==> flow/design.v <==
module fifo_logic(
    input clk,
    input rst,
    input wr,
    input rd,
    output reg [ADDR-1:0] wr_addr = 0,
    output reg [ADDR-1:0] rd_addr = 0
);
parameter       ADDR = 4;
    always @(posedge clk) begin
        if (rst) begin
            wr_addr <= 0;
            rd_addr <= 0;
        end
        else begin
            if (wr)
                wr_addr <= wr_addr + 1;
            if (rd)
                rd_addr <= rd_addr + 1;
        end
    end
endmodule
module fifo_sdram #(
    parameter ADDR = 4,
    parameter DATA_WIDTH = 4
)(
    input                      clk,
    input                      rst,
    input                      we,
    input      [ADDR-1:0]      addr_wr,
    input      [ADDR-1:0]      addr_rd,
    input      [DATA_WIDTH-1:0] data_in,
    output reg [DATA_WIDTH-1:0] data_out,
    output [12:0] SDRAM_ADDR,
    output [1:0]  SDRAM_BA,
    inout  [15:0] SDRAM_DQ,
    output        SDRAM_WE_N,
    output        SDRAM_CAS_N,
    output        SDRAM_RAS_N,
    output [1:0]  SDRAM_DQM,
    output        SDRAM_CKE,
    output        SDRAM_CS_N
);
    reg         wr_req, rd_req;
    reg [23:0]  req_addr;
    reg [15:0]  req_wdata;
    wire        wr_ack;
    wire [15:0] rdata;
    wire        rvalid;
    sdram_controller u_sdram (
        .clk(clk),
        .rst(rst),
        .wr_req(wr_req),
        .wr_addr(req_addr),
        .wr_data(req_wdata),
        .wr_ack(wr_ack),
        .rd_req(rd_req),
        .rd_addr(req_addr),
        .rd_data(rdata),
        .rd_valid(rvalid),
        .SDRAM_ADDR(SDRAM_ADDR),
        .SDRAM_BA(SDRAM_BA),
        .SDRAM_DQ(SDRAM_DQ),
        .SDRAM_WE_N(SDRAM_WE_N),
        .SDRAM_CAS_N(SDRAM_CAS_N),
        .SDRAM_RAS_N(SDRAM_RAS_N),
        .SDRAM_DQM(SDRAM_DQM),
        .SDRAM_CKE(SDRAM_CKE),
        .SDRAM_CS_N(SDRAM_CS_N)
    );
    function [23:0] map_addr;
        input [ADDR-1:0] a;
        begin
            map_addr = {20'd0, a, 9'd0};  
        end
    endfunction
    reg write_in_progress, read_in_progress;
    reg [ADDR-1:0] last_addr_rd;
    always @(posedge clk) begin
        if (rst) begin
            wr_req <= 0;
            rd_req <= 0;
            req_addr <= 0;
            req_wdata <= 0;
            write_in_progress <= 0;
            read_in_progress <= 0;
            data_out <= 0;
            last_addr_rd <= 0;
        end else begin
            if (we && !write_in_progress && !read_in_progress) begin
                wr_req <= 1;
                req_addr <= map_addr(addr_wr);
                req_wdata <= { {(16-DATA_WIDTH){1'b0}}, data_in };
                write_in_progress <= 1;
            end
            if (write_in_progress && wr_ack) begin
                wr_req <= 0;
                write_in_progress <= 0;
            end
            if (!write_in_progress && !read_in_progress && (addr_rd != last_addr_rd)) begin
                rd_req <= 1;
                req_addr <= map_addr(addr_rd);
                read_in_progress <= 1;
                last_addr_rd <= addr_rd;
            end
            if (read_in_progress && rvalid) begin
                rd_req <= 0;
                data_out <= rdata[DATA_WIDTH-1:0];
                read_in_progress <= 0;
            end
        end
    end
endmodule
module hex_decoder(
    input  [3:0] num,
    output reg [6:0] segments
);
    always @(*) begin
        case(num)
            4'h0: segments = 7'b1000000;
            4'h1: segments = 7'b1111001;
            4'h2: segments = 7'b0100100;
            4'h3: segments = 7'b0110000;
            4'h4: segments = 7'b0011001;
            4'h5: segments = 7'b0010010;
            4'h6: segments = 7'b0000010;
            4'h7: segments = 7'b1111000;
            4'h8: segments = 7'b0000000;
            4'h9: segments = 7'b0010000;
            4'hA: segments = 7'b0001000;
            4'hB: segments = 7'b0000011;
            4'hC: segments = 7'b1000110;
            4'hD: segments = 7'b0100001;
            4'hE: segments = 7'b0000110;
            4'hF: segments = 7'b0001110;
        endcase
    end
endmodule
module sdram_controller #(
    parameter ROW_WIDTH = 13,
    parameter COL_WIDTH = 9,
    parameter BANK_WIDTH = 2,
    parameter HADDR_WIDTH = 24,
    parameter tRCD = 2,
    parameter tCAS = 3,
    parameter tWR  = 2,
    parameter tRP  = 2
)(
    input               clk,
    input               rst,
    input               wr_req,
    input [23:0]        wr_addr,
    input [15:0]        wr_data,
    output reg          wr_ack,
    input               rd_req,
    input [23:0]        rd_addr,
    output reg [15:0]   rd_data,
    output reg          rd_valid,
    output reg [12:0]   SDRAM_ADDR,
    output reg [1:0]    SDRAM_BA,
    inout [15:0]        SDRAM_DQ,
    output reg          SDRAM_WE_N,
    output reg          SDRAM_CAS_N,
    output reg          SDRAM_RAS_N,
    output reg [1:0]    SDRAM_DQM,
    output reg          SDRAM_CKE,
    output reg          SDRAM_CS_N
);
    reg [3:0] state;
    localparam IDLE=0, ACT=1, READ=2, WRITE=3, WAIT=4, PRE=5;
    reg drive_data;
    reg [15:0] data_out_reg;
    assign SDRAM_DQ = drive_data ? data_out_reg : 16'bz;
    reg [3:0] timer;
    reg have_wr, have_rd;
    reg [23:0] addr_latch;
    reg [15:0] wdata_latch;
    reg prev_wr_req, prev_rd_req;
    reg wr_edge, rd_edge;
    always @(posedge clk) begin
        if (rst) begin
            state <= IDLE;
            wr_ack <= 0;
            rd_valid <= 0;
            timer <= 0;
            drive_data <= 0;
            SDRAM_RAS_N <= 1;
            SDRAM_CAS_N <= 1;
            SDRAM_WE_N <= 1;
            SDRAM_CS_N <= 0;
            SDRAM_CKE <= 1;
            SDRAM_DQM <= 2'b11;   
            prev_wr_req = 0;
            prev_rd_req = 0;
            wr_edge = 0;
            rd_edge = 0;
        end else begin
            wr_edge = wr_req && !prev_wr_req;
            rd_edge = rd_req && !prev_rd_req;
            prev_wr_req = wr_req;
            prev_rd_req = rd_req;
            if (state == IDLE) begin
                if (wr_edge) begin
                    have_wr <= 1;
                    have_rd <= 0;
                    addr_latch <= wr_addr;
                    wdata_latch <= wr_data;
                    state <= ACT;
                    timer <= tRCD;
                    SDRAM_RAS_N <= 0;   
                    SDRAM_CAS_N <= 1;
                    SDRAM_WE_N <= 1;
                    SDRAM_DQM <= 2'b11;
                    SDRAM_BA <= wr_addr[23:22];
                    SDRAM_ADDR <= wr_addr[21:9];
                end else if (rd_edge) begin
                    have_wr <= 0;
                    have_rd <= 1;
                    addr_latch <= rd_addr;
                    state <= ACT;
                    timer <= tRCD;
                    SDRAM_RAS_N <= 0;   
                    SDRAM_CAS_N <= 1;
                    SDRAM_WE_N <= 1;
                    SDRAM_DQM <= 2'b11;
                    SDRAM_BA <= rd_addr[23:22];
                    SDRAM_ADDR <= rd_addr[21:9];
                end else begin
                    SDRAM_RAS_N <= 1;
                    SDRAM_CAS_N <= 1;
                    SDRAM_WE_N <= 1;
                    SDRAM_DQM <= 2'b11;
                    drive_data <= 0;
                end
            end
            if (timer > 0)
                timer <= timer - 1;
            case(state)
                IDLE: begin
                end
                ACT: begin
                    SDRAM_RAS_N <= 0;   
                    SDRAM_CAS_N <= 1;
                    SDRAM_WE_N <= 1;
                    SDRAM_DQM <= 2'b11;
                    if(timer==0) begin
                        state <= (have_wr ? WRITE : READ);
                        timer <= (have_wr ? tWR : tCAS);
                    end
                end
                WRITE: begin
                    drive_data <= 1;
                    data_out_reg <= wdata_latch;
                    SDRAM_RAS_N <= 1;   
                    SDRAM_CAS_N <= 0;   
                    SDRAM_WE_N <= 0;    
                    SDRAM_DQM <= 2'b00;   
                    state <= WAIT;
                end
                READ: begin
                    SDRAM_RAS_N <= 1;   
                    SDRAM_CAS_N <= 0;   
                    SDRAM_WE_N <= 1;    
                    SDRAM_DQM <= 2'b00;   
                    state <= WAIT;
                end
                WAIT: begin
                    SDRAM_RAS_N <= 1;   
                    SDRAM_CAS_N <= 1;   
                    SDRAM_WE_N <= 1;    
                    SDRAM_DQM <= 2'b11;   
                    drive_data <= 0;    
                    if(timer==0) begin
                        if(have_wr) begin
                            wr_ack <= 1;
                        end else begin
                            rd_valid <= 1;
                            rd_data <= SDRAM_DQ;   
                        end
                        state <= PRE;
                        timer <= tRP;
                        have_wr <= 0;
                        have_rd <= 0;
                    end else begin
                        wr_ack <= 0;
                        rd_valid <= 0;
                    end
                end
                PRE: begin
                    SDRAM_RAS_N <= 0;   
                    SDRAM_CAS_N <= 1;   
                    SDRAM_WE_N <= 0;    
                    SDRAM_ADDR[10] <= 1;   
                    if(timer==0) begin
                        state <= IDLE;
                    end
                end
                default: state <= IDLE;
            endcase
        end
    end
endmodule
module top_fifo_system(
    CLOCK_50, SW, KEY, HEX0, HEX2, HEX4, HEX5, LEDR,
    SDRAM_ADDR, SDRAM_BA, SDRAM_DQ, SDRAM_WE_N, SDRAM_CAS_N, SDRAM_RAS_N, SDRAM_DQM, SDRAM_CKE, SDRAM_CS_N, SDRAM_CLK
);
    parameter N = 4;
    input         CLOCK_50;
    input  [N-1:0]  SW;
    input  [3:0]  KEY;     
    output [6:0]  HEX0, HEX2, HEX4, HEX5;
    output [9:0]  LEDR;
    output [12:0] SDRAM_ADDR;
    output [1:0]  SDRAM_BA;
    inout  [15:0] SDRAM_DQ;
    output        SDRAM_WE_N;
    output        SDRAM_CAS_N;
    output        SDRAM_RAS_N;
    output [1:0]  SDRAM_DQM;
    output        SDRAM_CKE;
    output        SDRAM_CS_N;
    output        SDRAM_CLK;
    wire rst = ~KEY[3];        
    wire wr_raw = ~KEY[0];     
    wire rd_raw = ~KEY[1];     
    reg [2:0] wr_sync, rd_sync;
    reg [15:0] wr_debounce, rd_debounce;
    always @(posedge CLOCK_50) begin
        wr_sync[0] <= wr_raw;
        rd_sync[0] <= rd_raw;
        wr_sync[1] <= wr_sync[0];
        rd_sync[1] <= rd_sync[0];
        wr_sync[2] <= wr_sync[1];
        rd_sync[2] <= rd_sync[1];
    end
    always @(posedge CLOCK_50) begin
        if (!wr_sync[1]) begin
            wr_debounce <= 16'd0;   
        end else if (wr_debounce < 16'd2000) begin
            wr_debounce <= wr_debounce + 1;   
        end
        if (!rd_sync[1]) begin
            rd_debounce <= 16'd0;   
        end else if (rd_debounce < 16'd2000) begin
            rd_debounce <= rd_debounce + 1;   
        end
    end
    reg wr_stable_prev, rd_stable_prev;
    always @(posedge CLOCK_50) begin
        wr_stable_prev <= (wr_debounce >= 16'd2000);   
        rd_stable_prev <= (rd_debounce >= 16'd2000);   
    end
    wire wr_stable = (wr_debounce >= 16'd2000);
    wire rd_stable = (rd_debounce >= 16'd2000);
    wire wr = wr_stable && !wr_stable_prev;   
    wire rd = rd_stable && !rd_stable_prev;   
    wire [N-1:0] wr_addr, rd_addr;
    wire [N-1:0] fifo_out;
    fifo_sdram #(.ADDR(N), .DATA_WIDTH(N)) u_mem(
        .clk(CLOCK_50),
        .rst(rst),
        .we(wr),
        .addr_wr(wr_addr),
        .addr_rd(rd_addr),
        .data_in(SW),
        .data_out(fifo_out),
        .SDRAM_ADDR(SDRAM_ADDR),
        .SDRAM_BA(SDRAM_BA),
        .SDRAM_DQ(SDRAM_DQ),
        .SDRAM_WE_N(SDRAM_WE_N),
        .SDRAM_CAS_N(SDRAM_CAS_N),
        .SDRAM_RAS_N(SDRAM_RAS_N),
        .SDRAM_DQM(SDRAM_DQM),
        .SDRAM_CKE(SDRAM_CKE),
        .SDRAM_CS_N(SDRAM_CS_N)
    );
    fifo_logic #(.ADDR(N)) u_logic(
        .clk(CLOCK_50),
        .rst(rst),
        .wr(wr),
        .rd(rd),
        .wr_addr(wr_addr),
        .rd_addr(rd_addr)
    );
    hex_decoder HEX0_hex(
        .num(fifo_out[3:0]),   
        .segments(HEX0)
    );
    hex_decoder HEX2_hex(
        .num(rd_addr),
        .segments(HEX2)
    );
    hex_decoder HEX4_hex(
        .num(SW[3:0]),
        .segments(HEX4)
    );
    hex_decoder HEX5_hex(
        .num(wr_addr),
        .segments(HEX5)
    );
    assign LEDR[N-1:0] = SW;
    assign LEDR[9:N] = 0;
    assign SDRAM_CLK = CLOCK_50;
endmodule
==> Tool chain data of top_fifo_system <==
The steps from the RTL of top_fifo_system to its reports follow in flow order.
Line numbers count from 1 in the design file above.
Library cell names are shortened.
{ "inputs": {"top": "top_fifo_system", "clk_port": "CLOCK_50", "cell_library": "sky130hd", "corner": "tt_025C_1v80"} }

==> Word level <==
Yosys after proc, flatten, opt, wreduce and memory -nomap, before mapping. Print and check cells are not counted. Equal cells are merged and count once.
Yosys's memory passes give these memory sizes; they may raise the number of words (mostly to a power of two), join words into wider ones and drop unused or constant bits.
{ "bits": {"romBits": 448, "mem_count": 4, "input_bits": 9, "output_inout_bits": 77, "reg_bits": 100, "clocked_rd_ports_x_width": 7, "wordCells": 151} }
{ "mem_list": {"columns": ["name", "words", "word_bits", "rd", "write_ports", "line_no", "text"], "rows": [
  ["(no name shown)", 16, 7, 1, 0, 119, "case(num)"],
  ["(no name shown)", 16, 7, 1, 0, 119, null],
  ["(no name shown)", 16, 7, 1, 0, 119, null],
  ["(no name shown)", 16, 7, 1, 0, 119, null]
]} }
{ "classes": {"addsub": 5, "reduce_logical": 44, "n_eq": 10, "cmp": 5, "logic": 4, "n_mux": 48} }
{ "ops": {"columns": ["op", "count"], "rows": [
  ["4-bit 2-to-1 mux", 16],
  ["16-bit by 1-bit adder with 16-bit output with constant B", 2],
  ["16-bit by 11-bit greater-or-equal comparator with 1-bit output with constant B", 2],
  ["16-bit by 11-bit < comparator with 1-bit output with constant B", 2],
  ["13-bit 2-to-1 mux", 2],
  ["1-bit 2-to-1 mux", 21],
  ["4-bit case mux with 5-bit select", 1],
  ["3-bit nonzero test", 6],
  ["16-bit 2-to-1 mux", 1],
  ["2-bit OR reduction", 6],
  ["3-bit AND reduction", 4],
  ["1-bit logical AND", 10],
  ["3-bit OR reduction", 3],
  ["4-bit by 1-bit adder with 4-bit output with constant B", 2],
  ["4-bit by 2-bit equality test with 1-bit output with constant B", 2],
  ["4-bit by 3-bit equality test with 1-bit output with constant B", 2],
  ["4-bit logical NOT", 2],
  ["4-bit case mux with 2-bit select", 1],
  ["1-bit case mux with 2-bit select", 4],
  ["1-bit logical NOT", 6],
  ["2-bit AND reduction", 3],
  ["2-bit nonzero test", 3],
  ["3-bit by 1-bit inequality test with 1-bit output with constant B", 2],
  ["1-bit NOT", 4],
  ["2-bit inequality test with constant B", 2],
  ["4-bit by 1-bit subtractor with 4-bit output with constant B", 1],
  ["4-bit by 1-bit greater-than comparator with 1-bit output with constant B", 1],
  ["4-bit by 1-bit equality test with 1-bit output with constant B", 1]
]} }
Other operator kinds: 4; their cells: 4.

==> Logic depth <==
Yosys ltp: most cells in a row. Word level: on the elaborated netlist, between registers, memories and ports. Mapped: between sequential cells and ports; inverters and the memories' decode and read muxes count.
{ "logic_depth": {"word_depth": 8, "ABC_AREA": 0, "depth_mapped": 8, "mapped_depth_nobuf": 7} }

==> Mapped cells and area <==
Source: synth_stat.txt of the flow (Yosys; design flattened, memories mapped). It holds for the ABC_AREA given above (unset counts as 0); a run with the other value may have another netlist.
{ "by_type": {"columns": ["cell_type", "count", "type_area_um2"], "rows": [
  ["dfxtp_1", 89, 1.78E+03],
  ["edfxtp_1", 18, 540.518],
  ["ha_1", 29, 362.848],
  ["buf_4", 36, 270.259],
  ["nand2_1", 59, 221.462],
  ["and2_1", 29, 181.424],
  ["a21oi_1", 35, 175.168],
  ["mux2i_1", 16, 160.154],
  ["xnor2_1", 18, 157.651],
  ["nor2_1", 40, 150.144],
  ["o21ai_0", 23, 115.11],
  ["inv_1", 26, 97.594],
  ["nand3_1", 18, 90.086],
  ["clkbuf_1", 17, 63.811],
  ["or3_1", 10, 62.56],
  ["xor2_1", 7, 61.309],
  ["mux4_2", 2, 45.043],
  ["nor3_1", 9, 45.043]
]} }
Other cell types: 38; their cells: 96.
{ "synth_totals": {"mapped_cells": 577, "buffers": 61, "flip_flops": 107, "sequential_area_um2": 2322.2, "synth_area_um2": 5323.9} }
The figures by module come from a second, unflattened synthesis with its own total; it is not the netlist above.
{ "hier_totals": {"hier_cells": 592, "area_unflattened_um2": 6775.2} }
Rows give one instance, submodules left out.
{ "modules": {"columns": ["module", "mod_seq_area_um2", "instances", "area_um2", "n_cells"], "rows": [
  ["sdram_controller", 2282.2, 1, 2894.0, 173],
  ["top_fifo_system", 760.7, 1, 1609.0, 173],
  ["hex_decoder", 0.0, 4, 275.3, 32],
  ["fifo_sdram", 360.3, 1, 808.3, 85],
  ["fifo_logic #(ADDR=4)", 160.2, 1, 362.8, 33]
]} }

Lab notebook: top_fifo_system

Design top_fifo_system on sky130hd. What follows are 2 stored runs of the flow, each under its own settings; their order means nothing. The constraints put input and output delay at 20% of the set period each and load the outputs with 0.01 pF.
"achieved clock period (ns)" means the clock period less the worst setup slack. The figure is calculated, with input and output delays left at 20% of the set period.
By "worst setup path time (ns)" is meant the share of the clock period that the worst setup path is allowed (20% is reserved at inputs, 20% at outputs), minus its slack. Clock arrival times at its registers enter into it.
"finish__power__total" rests on the timing tool's default activity at the inputs, not on a simulated workload.

settings of entry A
{
  "period_ns": 2.5,
  "SETUP_SLACK_MARGIN": 0.11,
  "CAP_MARGIN": 20,
  "CORE_MARGIN": 2,
  "CORE_UTILIZATION": 40,
  "SLEW_MARGIN": 20
}
report of entry A
yosys chip area after synthesis (um^2): 5323.9
finish__design__die__area: 14248.0
finish__design__instance__area__stdcell: 6388.6
finish__design__instance__utilization: 0.4863
finish__timing__setup__ws: 0.102
finish__timing__setup__tns: 0.000
finish__timing__hold__ws: 0.131
finish__power__total: 3.887e-03
achieved clock period (ns): 2.398
worst setup path time (ns): 1.40
worst setup path kind: input -> output

settings of entry B
{
  "period_ns": 1.61,
  "CORE_UTILIZATION": 48,
  "SETUP_SLACK_MARGIN": 0.18,
  "PLACE_DENSITY_LB_ADDON": 0.05,
  "CELL_PAD_IN_SITES_GLOBAL_PLACEMENT": 0,
  "ABC_AREA": 1,
  "CTS_CLUSTER_SIZE": 33,
  "CTS_CLUSTER_DIAMETER": 238,
  "MAX_ROUTING_LAYER": "met5",
  "CAP_MARGIN": 20,
  "CORE_MARGIN": 2,
  "SLEW_MARGIN": 20
}
report of entry B
yosys chip area after synthesis (um^2): 5286.3
finish__design__die__area: 11869.0
finish__design__instance__area__stdcell: 8064.0
finish__design__instance__utilization: 0.7472
finish__timing__setup__ws: -0.319
finish__timing__setup__tns: -4.071
finish__timing__hold__ws: 0.279
finish__power__total: 5.505e-03
achieved clock period (ns): 1.929
worst setup path time (ns): 1.61
worst setup path kind: register -> output
