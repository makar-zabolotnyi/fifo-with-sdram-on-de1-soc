==> flow/design.v <==
module fifo_mem(
    input        clk,
    input        rst,
    input        we,
    input [ADDR-1:0]  addr_wr,
    input [ADDR-1:0]  addr_rd,
    input [4:0]  data_in,
    output reg [4:0] data_out
);
parameter       ADDR = 4;
    reg [ADDR:0] mem [0:15];
    integer i;
    always @(posedge clk) begin
        if (rst) begin
            for (i = 0; i < 16; i = i + 1)
                mem[i] <= 4'b0000;
            data_out <= 0;
        end
        else begin
            if (we)
                mem[addr_wr] <= data_in;
            data_out <= mem[addr_rd];
        end
    end
endmodule
## Reports on fifo_mem

Tool output for the design above, in the order of the flow.
Line numbers count from 1 in the design file above.
Operators carry their Yosys type and port widths (W data, S select, Z words).
Library cell names are shortened.
A cell with - has no value.

| inputs | value |
|---|---|
| top module | fifo_mem |
| clock | clk |
| standard-cell library | sky130hd |
| library corner | tt_025C_1v80 |

## Elaborated design

Source: Yosys, flattened and elaborated, memories not mapped. Widths are those after wreduce; folded enables and synchronous resets count as part of the registers. Registers that Yosys merges into a memory's read port (data or address) are not register bits. Print and check cells do not count. Equal cells are merged and count once.
Yosys's memory passes give these memory sizes; they may raise the number of words (mostly to a power of two), join words into wider ones and drop unused or constant bits.

| bit counts | value |
|---|---|
| bits in writable memories | 80 |
| output and inout bits | 5 |
| input port bits | 16 |
| flip-flop bits (word level) | 0 |
| memories kept | 1 |
| cells after elaboration | 8 |

| operators by class | value |
|---|---|
| muxes and demuxes | 7 |

Memories:

| name | words | width | RTL line | RTL |
|---|---|---|---|---|
| mem | 16 | 5 | 11 | `reg [ADDR:0] mem [0:15];` |

Operators by type and width:

| kind | number |
|---|---|
| $mux W5 | 2 |
| $mux W4 | 2 |
| $mux W1 | 3 |

## Depth

Yosys ltp: most cells in a row. Word level: on the elaborated netlist, between registers, memories and ports. Mapped: between sequential cells and ports; inverters and the memories' decode and read muxes count.

| depth | value |
|---|---|
| depth after elaboration | 2 |
| ABC_AREA | 0 |
| gate-level depth with buffers | 7 |
| depth with buffers taken out | 4 |

## Synthesis result

Yosys stat after the flow's synthesis: flattened, memories mapped to cells. It holds for the ABC_AREA given above (unset counts as 0); a run with the other value may have another netlist.

| mapped netlist | value |
|---|---|
| flip-flops | 85 |
| area of sequential cells | 2502.4 um^2 |
| chip area (Yosys) | 4006.3 um^2 |
| buffer cells | 13 |
| standard cells after synthesis | 290 |

Cells by type:

| type | number | area in all (um^2) |
|---|---|---|
| edfxtp_1 | 80 | 2.4E+03 |
| and2_1 | 80 | 500.48 |
| mux2i_1 | 25 | 250.24 |
| mux4_1 | 8 | 210.202 |
| or2_2 | 17 | 106.352 |
| dfxtp_1 | 5 | 100.096 |
| nor2_1 | 14 | 52.55 |
| nand3_1 | 8 | 40.038 |
| nand2_1 | 9 | 33.782 |
| a22oi_1 | 4 | 30.029 |
| clkbuf_1 | 8 | 30.029 |
| nand2b_1 | 4 | 25.024 |
| buf_6 | 2 | 22.522 |
| mux4_2 | 1 | 22.522 |
| buf_12 | 1 | 20.019 |
| nor3_2 | 2 | 20.019 |
| nor2b_1 | 3 | 18.768 |
| a21oi_1 | 3 | 15.014 |

Not listed: further types 11, cells in them 16.

## Path before layout

Source: OpenSTA report_checks on the synthesized netlist (no wires, ideal clock, input and output delay 20% of the period each), path of least setup slack; recovery checks are left aside. Register names are those of the netlist, which keeps one name where synthesis merged equal registers.

| timing after synthesis | value |
|---|---|
| path kind | in2reg |
| start | in rst |
| end | mem mem[12][0] |
| path slack | 0.102 ns |
| library setup time | 0.301 ns |
| delay of the path | 1.171 ns |
| external input delay | 0.318 ns |
| data required time | 1.289 ns |
| buffers on the path | 1 |
| data arrival time | 1.188 ns |
| launch time at the first pin | 0.318 ns |
| clock period | 1.59 ns |
| driving pins on the path | 4 |
| synthesis period reached | 1.488 ns |

"delay of the path" is the arrival time less input delay plus setup time.
"driving pins on the path" counts driving pins, that of a launching flip-flop among them; a cell with two outputs on the path counts twice.
"synthesis period reached" = period - worst setup slack (recovery checks aside). The figure is calculated, with input and output delays left at 20% of the set period.
The rows between start and end are the longest chain of elaborated cells between them; the timing report does not say that the signal goes this way. Where chains are equally long, one stands for them.
Each line given opens the expression or statement behind the cell; cells for indexed reads and writes are added by Yosys, which also makes memories of some case tables.
The path ends at the enable pin of a flip-flop; only ways to that pin are counted.

| on the way, after synthesis | value |
|---|---|
| cells stage by stage | clkbuf_1 nand4b_1 nor3_1 or2_2 |
| cells in the longest elaborated chain | 1 |
| elaborated cells on any way between the ends | 3 |
| source lines of those cells | 1 |
| those cells by class | mux: 3 |

RTL lines, path after synthesis:

| item | RTL line | RTL |
|---|---|---|
| start, declared | 3 | `input        rst,` |
| $mux W4 | 14 | `if (rst) begin` |
| end, declared | 11 | `reg [ADDR:0] mem [0:15];` |

## Path in the finished layout

From the final timing report of run A: the path of least setup slack in the routed layout; clock arrival at registers is part of the times.

| timing post-layout | value |
|---|---|
| path kind | in2reg |
| start | in addr_rd[0] |
| end | reg data_out[1] |
| data arrival time | 2.17 ns |
| clock period | 2.57 ns |
| driving pins on the path | 5 |
| buffers on the path | 2 |
| path slack | 0.62 ns |
| launch time at the first pin | 0.51 ns |
| external input delay | 0.51 ns |
| data required time | 2.79 ns |
| library setup time | 0.12 ns |

| on the way, post-layout | value |
|---|---|
| cells stage by stage | clkdlybuf4s50_1 buf_12 mux4_1 o211ai_1 o21ai_0 |

RTL lines, path post-layout:

| item | RTL line | RTL |
|---|---|---|
| start, declared | 6 | `input [ADDR-1:0]  addr_rd,` |
| end, declared | 8 | `output reg [4:0] data_out` |

No chain of elaborated cells between the ends is given.

## Implementation results

fifo_mem through Yosys and OpenROAD on sky130hd: 2 stored runs, unordered, with their settings and measured results. The constraints put input and output delay at 20% of the set period each and load the outputs with 0.01 pF.
"period reached" is the run's clock period less its worst setup slack. It is reckoned from that one timing run; input and output delays stay at 20% of the period that was set.
"time of the worst setup path" means the part of the period allowed to the worst setup path (the constraints hold back 20% at inputs and 20% at outputs) less its slack; where the path has registers, the arrival times of their clocks count too.
"power consumption" is the tool's figure for a default switching activity; nothing was simulated.
Among the settings, . means not set for that run.
A result given as . is not shown for that run.

| stored run | period_ns | CORE_UTILIZATION | SETUP_SLACK_MARGIN | CORE_ASPECT_RATIO | CELL_PAD_IN_SITES_GLOBAL_PLACEMENT | CTS_CLUSTER_DIAMETER | CAP_MARGIN | CORE_MARGIN | SLEW_MARGIN | PLACE_DENSITY_LB_ADDON | CELL_PAD_IN_SITES_DETAIL_PLACEMENT | ABC_AREA | cell area after synthesis (um^2) | period reached (ns) | time of the worst setup path (ns) | type of the worst setup path | utilization of the finished layout (%) | post-route worst hold slack (ns) | die area (um^2) | power consumption (mW) | lowest setup slack (ns) |
|---|---|---|---|---|---|---|---|---|---|---|---|---|---|---|---|---|---|---|---|---|---|
| run A | 2.57 | 35 | 0.44 | 1.28 | 2 | 294 | 20 | 2 | 20 | . | . | . | 4006.3 | 1.950 | 1.44 | in2reg | 42.3 | 0.648 | 12325.1 | 3.090 | 0.620 |
| run B | 2.18 | 59 | 0.46 | 1.83 | 3 | . | 40 | 4 | 20 | 0.15 | 2 | 0 | . | . | . | . | . | . | . | . | . |

Run B: no results, placement failed with FLW-0024
